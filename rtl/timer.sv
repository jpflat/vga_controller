==> flow/design.v <==
module timer (
  input wire clk,
  input wire rst_n,
  input wire vga_clk_en,
  input wire cnt_up_pls,
  output wire [22:0] o_time
);
  logic [3:0] min_cnt_1, min_cnt_2;
  logic [3:0] sec_cnt_1, sec_cnt_2;
  logic [3:0] point_cnt_1;
  logic [2:0] point_cnt_2;
  logic co_p1;
  logic co_p2;
  logic co_s1;
  logic co_s2;
  logic co_m1;
  assign co_p1 = (point_cnt_1 == 4'd9) ? 1'b1 : 1'b0;
  assign co_p2 = (point_cnt_2 == 3'd6) ? 1'b1 : 1'b0;
  assign co_s1 = (sec_cnt_1 == 4'd9)   ? 1'b1 : 1'b0;
  assign co_s2 = (sec_cnt_2 == 4'd5)   ? 1'b1 : 1'b0;
  assign co_m1 = (min_cnt_1 == 4'd9)   ? 1'b1 : 1'b0;
  assign o_time = {min_cnt_2, min_cnt_1,
                   sec_cnt_2, sec_cnt_1,
                   point_cnt_2, point_cnt_1};
  always_ff @( posedge clk, negedge rst_n ) begin
    if(~rst_n)
      point_cnt_1 <= '0;
    else if(vga_clk_en && cnt_up_pls)
      if(point_cnt_1 == 4'd9)
        point_cnt_1 <= '0;
      else
        point_cnt_1 <= point_cnt_1 + 4'd1;
    else
        point_cnt_1 <= point_cnt_1;
  end
  always_ff @( posedge clk, negedge rst_n ) begin
    if(~rst_n)
      point_cnt_2 <= '0;
    else if(vga_clk_en && cnt_up_pls && co_p1)
      if(point_cnt_2 == 3'd6)
        point_cnt_2 <= '0;
      else
        point_cnt_2 <= point_cnt_2 + 3'd1;
    else
        point_cnt_2 <= point_cnt_2;
  end
  always_ff @( posedge clk, negedge rst_n ) begin
    if(~rst_n)
      sec_cnt_1 <= '0;
    else if(vga_clk_en && cnt_up_pls && co_p1 && co_p2 )
      if(sec_cnt_1 == 4'd9)
        sec_cnt_1 <= '0;
      else
        sec_cnt_1 <= sec_cnt_1 + 4'd1;
    else
        sec_cnt_1 <= sec_cnt_1;
  end
  always_ff @( posedge clk, negedge rst_n ) begin
    if(~rst_n)
      sec_cnt_2 <= '0;
    else if(vga_clk_en && cnt_up_pls && co_p1 && co_p2 && co_s1 )
      if((sec_cnt_2 == 4'd5))
        sec_cnt_2 <= '0;
      else
        sec_cnt_2 <= sec_cnt_2 + 4'd1;
    else
        sec_cnt_2 <= sec_cnt_2;
  end
  always_ff @( posedge clk, negedge rst_n ) begin
    if(~rst_n)
      min_cnt_1 <= '0;
    else if(vga_clk_en && cnt_up_pls && co_p1 && co_p2 && co_s1 && co_s2)
      if((min_cnt_1 == 4'd9))
        min_cnt_1 <= '0;
      else
        min_cnt_1 <= min_cnt_1 + 4'd1;
    else
        min_cnt_1 <= min_cnt_1;
  end
  always_ff @( posedge clk, negedge rst_n ) begin
    if(~rst_n)
      min_cnt_2 <= '0;
    else if(vga_clk_en && cnt_up_pls && co_p1 && co_p2 && co_s1 && co_s2 && co_m1)
      if((min_cnt_2 == 4'd5))
        min_cnt_2 <= '0;
      else
        min_cnt_2 <= min_cnt_2 + 4'd1;
    else
        min_cnt_2 <= min_cnt_2;
  end
endmodule
Step by step through the tools: timer

Tool output for the design above, in the order of the flow.
Line numbers count from 1 in the design file above.
Not given: -

Top module: timer
Clock: clk
Standard-cell library: sky130hd
Timing corner: tt_025C_1v80

After elaboration

Yosys after proc, flatten, opt, wreduce and memory -nomap, before mapping. Enables and synchronous resets that opt folds into registers are not counted as muxes. Memory bits, and registers merged into a memory's read port (data or address), are not among the register bits. Print and check cells are not counted. Equal cells are merged and count once.

Register bits after elaboration: 23
Bits in latches: 0
Bits in writable memories: 0
Memory bits (read-only): 0
Word width x clocked read ports: 0
Memories: 0
Input port bits: 4
Output and inout bits: 23
Elaborated cells: 35

Add/subtract/negate cells: 6
Multiply operators: 0
Divide/modulo/power cells: 0
Magnitude comparators: 0
Equality and inequality tests: 6
Shifts and indexed selects: 0
Muxes and demuxes: 11
Bitwise logic cells: 0
Reduce/logical cells: 6

Operator list:

| kind                                   | count |
| adder 4 x 1 -> 4 bit with constant B   | 5 |
| 2-to-1 mux 4 bit                       | 5 |
| == test 4 bit with constant B          | 3 |
| == test 4 x 3 -> 1 bit with constant B | 2 |
| logical AND 1 bit                      | 6 |
| 2-to-1 mux 1 bit                       | 5 |
| adder 3 x 1 -> 3 bit with constant B   | 1 |
| == test 3 bit with constant B          | 1 |
| 2-to-1 mux 3 bit                       | 1 |

Depth

Yosys ltp: most cells in a row. Word level: on the elaborated netlist, between registers, memories and ports. Mapped: between sequential cells and ports; inverters and the memories' decode and read muxes count.

Depth after elaboration: 7
ABC_AREA: 1
Depth in mapped cells: 8
Gate-level depth less buffers: 8

Netlist

The flow's flattened synthesis, as Yosys stat reports it; memories are mapped. The netlist is that of the ABC_AREA named above (0 if unset); the other value can give another one.
The area totals of this step are shown rounded.

Mapped cells: 147
Synthesis area: 1220 sq um
Mapped flip-flops: 23

Cell types:

| cell                     | count |
| sky130_fd_sc_hd__dfrtp_1 | 23 |
| sky130_fd_sc_hd__nand2_1 | 34 |
| sky130_fd_sc_hd__inv_1   | 21 |
| sky130_fd_sc_hd__o21ai_0 | 14 |
| sky130_fd_sc_hd__xor2_1  | 7 |
| sky130_fd_sc_hd__nand3_1 | 10 |
| sky130_fd_sc_hd__nand4_1 | 6 |
| sky130_fd_sc_hd__nor2_1  | 9 |
| sky130_fd_sc_hd__nand3_2 | 2 |
| sky130_fd_sc_hd__nor2_8  | 1 |
| sky130_fd_sc_hd__nor2_2  | 3 |
| sky130_fd_sc_hd__nand3_4 | 1 |
| sky130_fd_sc_hd__nor3_4  | 1 |
| sky130_fd_sc_hd__o21ai_1 | 3 |
| sky130_fd_sc_hd__nand2_2 | 2 |
| sky130_fd_sc_hd__buf_6   | 1 |
| sky130_fd_sc_hd__a21oi_1 | 2 |
| sky130_fd_sc_hd__nor3_1  | 2 |

Other cell types: 5; their cells: 5.

Timing after synthesis

Path of least setup slack by OpenSTA after synthesis, without wires, with an ideal clock, recovery checks aside; 20% of the period is set as input and as output delay. Where synthesis merged equal registers, the netlist keeps one of their names.

Path type: input -> register
Start point: input port vga_clk_en
End point: register min_cnt_2[0]
Clock period: 3190 ps
Input delay: 638 ps
Setup time: 67 ps
Launch time at the first pin: 638 ps
Arrival: 1427 ps
Required time: 3123 ps
Path slack: 1696 ps
Path delay: 856 ps
Stages: 7
Buffers on the path: 1
Synthesis period reached: 1494 ps

"path delay" = arrival - input delay + setup time.
"stages": output pins that drive a net of the path, with the launching flip-flop's if there is one; two outputs of one cell count as two.
"synthesis period reached" = period - worst setup slack (recovery checks aside). The figure is calculated, with input and output delays left at 20% of the set period.
The rows between start and end are the longest chain of elaborated cells between them; the timing report does not say that the signal goes this way. Where chains are equally long, one stands for them.
Each line given opens the expression or statement behind the cell; cells for indexed reads and writes are added by Yosys, which also makes memories of some case tables.
At most two assigning lines are given for a register; there are more.

Cell sequence: sky130_fd_sc_hd__nand2_2 -> sky130_fd_sc_hd__nor2_2 -> sky130_fd_sc_hd__nand3_4 -> sky130_fd_sc_hd__nor2_8 -> sky130_fd_sc_hd__buf_6 -> sky130_fd_sc_hd__nand4_1 -> sky130_fd_sc_hd__nand2_1
Length of the longest elaborated chain: 6
Elaborated cells on any way between the ends: 6
Those cells by class: 6 x reduce/logical

Ends and longest elaborated chain, post-synthesis:

| item                           | line | source |
| start, declared                | 4    | `input wire vga_clk_en,` |
| logical AND 1 bit (6 in a row) | 83   | `else if(vga_clk_en && cnt_up_pls && co_p1 && co_p2 && co_s1 && co_s2 && co_m1)` |
| end, assigned                  | 87   | `min_cnt_2 <= min_cnt_2 + 4'd1;` |
| end, assigned                  | 89   | `min_cnt_2 <= min_cnt_2;` |
| end, declared                  | 8    | `logic [3:0] min_cnt_1, min_cnt_2;` |

Worst path after layout

From the final timing report of stored run 1: the path of least setup slack in the routed layout; clock arrival at registers is part of the times.
The path's times are printed in steps of 10 ps; the period is the one set.

Path type: register -> output
Start point: register point_cnt_1[1]
End point: output port o_time[1]
Clock period: 1780 ps
Output delay: 360 ps
Launch time at the first pin: 270 ps
Arrival: 1220 ps
Required time: 1420 ps
Path slack: 200 ps
Stages: 2
Buffers on the path: 1

At most two assigning lines are given for a register; there are more.

Cell sequence: sky130_fd_sc_hd__dfrtp_1 -> sky130_fd_sc_hd__clkdlybuf4s50_1
Length of the longest elaborated chain: 0
Elaborated cells on any way between the ends: 0
RTL lines with such cells: 0

Ends and longest elaborated chain, after layout:

| item            | line | source |
| start, declared | 10   | `logic [3:0] point_cnt_1;` |
| start, assigned | 32   | `point_cnt_1 <= point_cnt_1 + 4'd1;` |
| start, assigned | 34   | `point_cnt_1 <= point_cnt_1;` |
| end, declared   | 6    | `output wire [22:0] o_time` |

Ticket comment

Measured results for timer: 2 stored runs of the Yosys and OpenROAD flow on sky130hd. The settings differ; the order carries no meaning. The constraints put input and output delay at 20% of the set period each and load the outputs with 0.01 pF.
"achieved period" is the run's clock period less its worst setup slack. It is reckoned from that one timing run; input and output delays stay at 20% of the period that was set.
By "critical setup path time" is meant the share of the clock period that the worst setup path is allowed (20% is reserved at inputs, 20% at outputs), minus its slack. Clock arrival times at its registers enter into it.
By "total power after layout" is meant OpenSTA's value without simulated activity: inputs other than the clock are taken to toggle once in ten clock periods, and the tool carries that through the logic.
"critical setup path time" is known to 10 ps.
Values from the reports are rounded here.
A setting shown as -- is not set for that run.

| setting or result                       | stored run 1       | stored run 2       |
| period_ns                               | 1.78               | 1.66               |
| CORE_UTILIZATION                        | 34                 | 40                 |
| SETUP_SLACK_MARGIN                      | 0.31               | -0.1               |
| PLACE_DENSITY_LB_ADDON                  | 0.02               | --                 |
| CORE_ASPECT_RATIO                       | 0.71               | --                 |
| CELL_PAD_IN_SITES_GLOBAL_PLACEMENT      | 1                  | --                 |
| CELL_PAD_IN_SITES_DETAIL_PLACEMENT      | 1                  | --                 |
| TNS_END_PERCENT                         | 40                 | --                 |
| ABC_AREA                                | 1                  | --                 |
| CTS_CLUSTER_DIAMETER                    | 159                | --                 |
| CAP_MARGIN                              | 20                 | 20                 |
| MAX_ROUTING_LAYER                       | met5               | --                 |
| CORE_MARGIN                             | 2                  | 2                  |
| SLEW_MARGIN                             | 20                 | 20                 |
| Yosys chip area after synthesis (sq um) | 1220               | 1184               |
| total power after layout (µW)           | 1740               | 1563               |
| achieved period (ps)                    | 1578               | 1707               |
| area inside the die boundary (sq um)    | 4090               | 3410               |
| critical setup path time (ps)           | 1220               | 1370               |
| worst setup path type                   | register -> output | register -> output |
| utilization in the final report         | 0.532              | 0.585              |
| smallest setup slack (ps)               | 202                | -47                |
| summed negative setup slack (ps)        | 0                  | -162               |
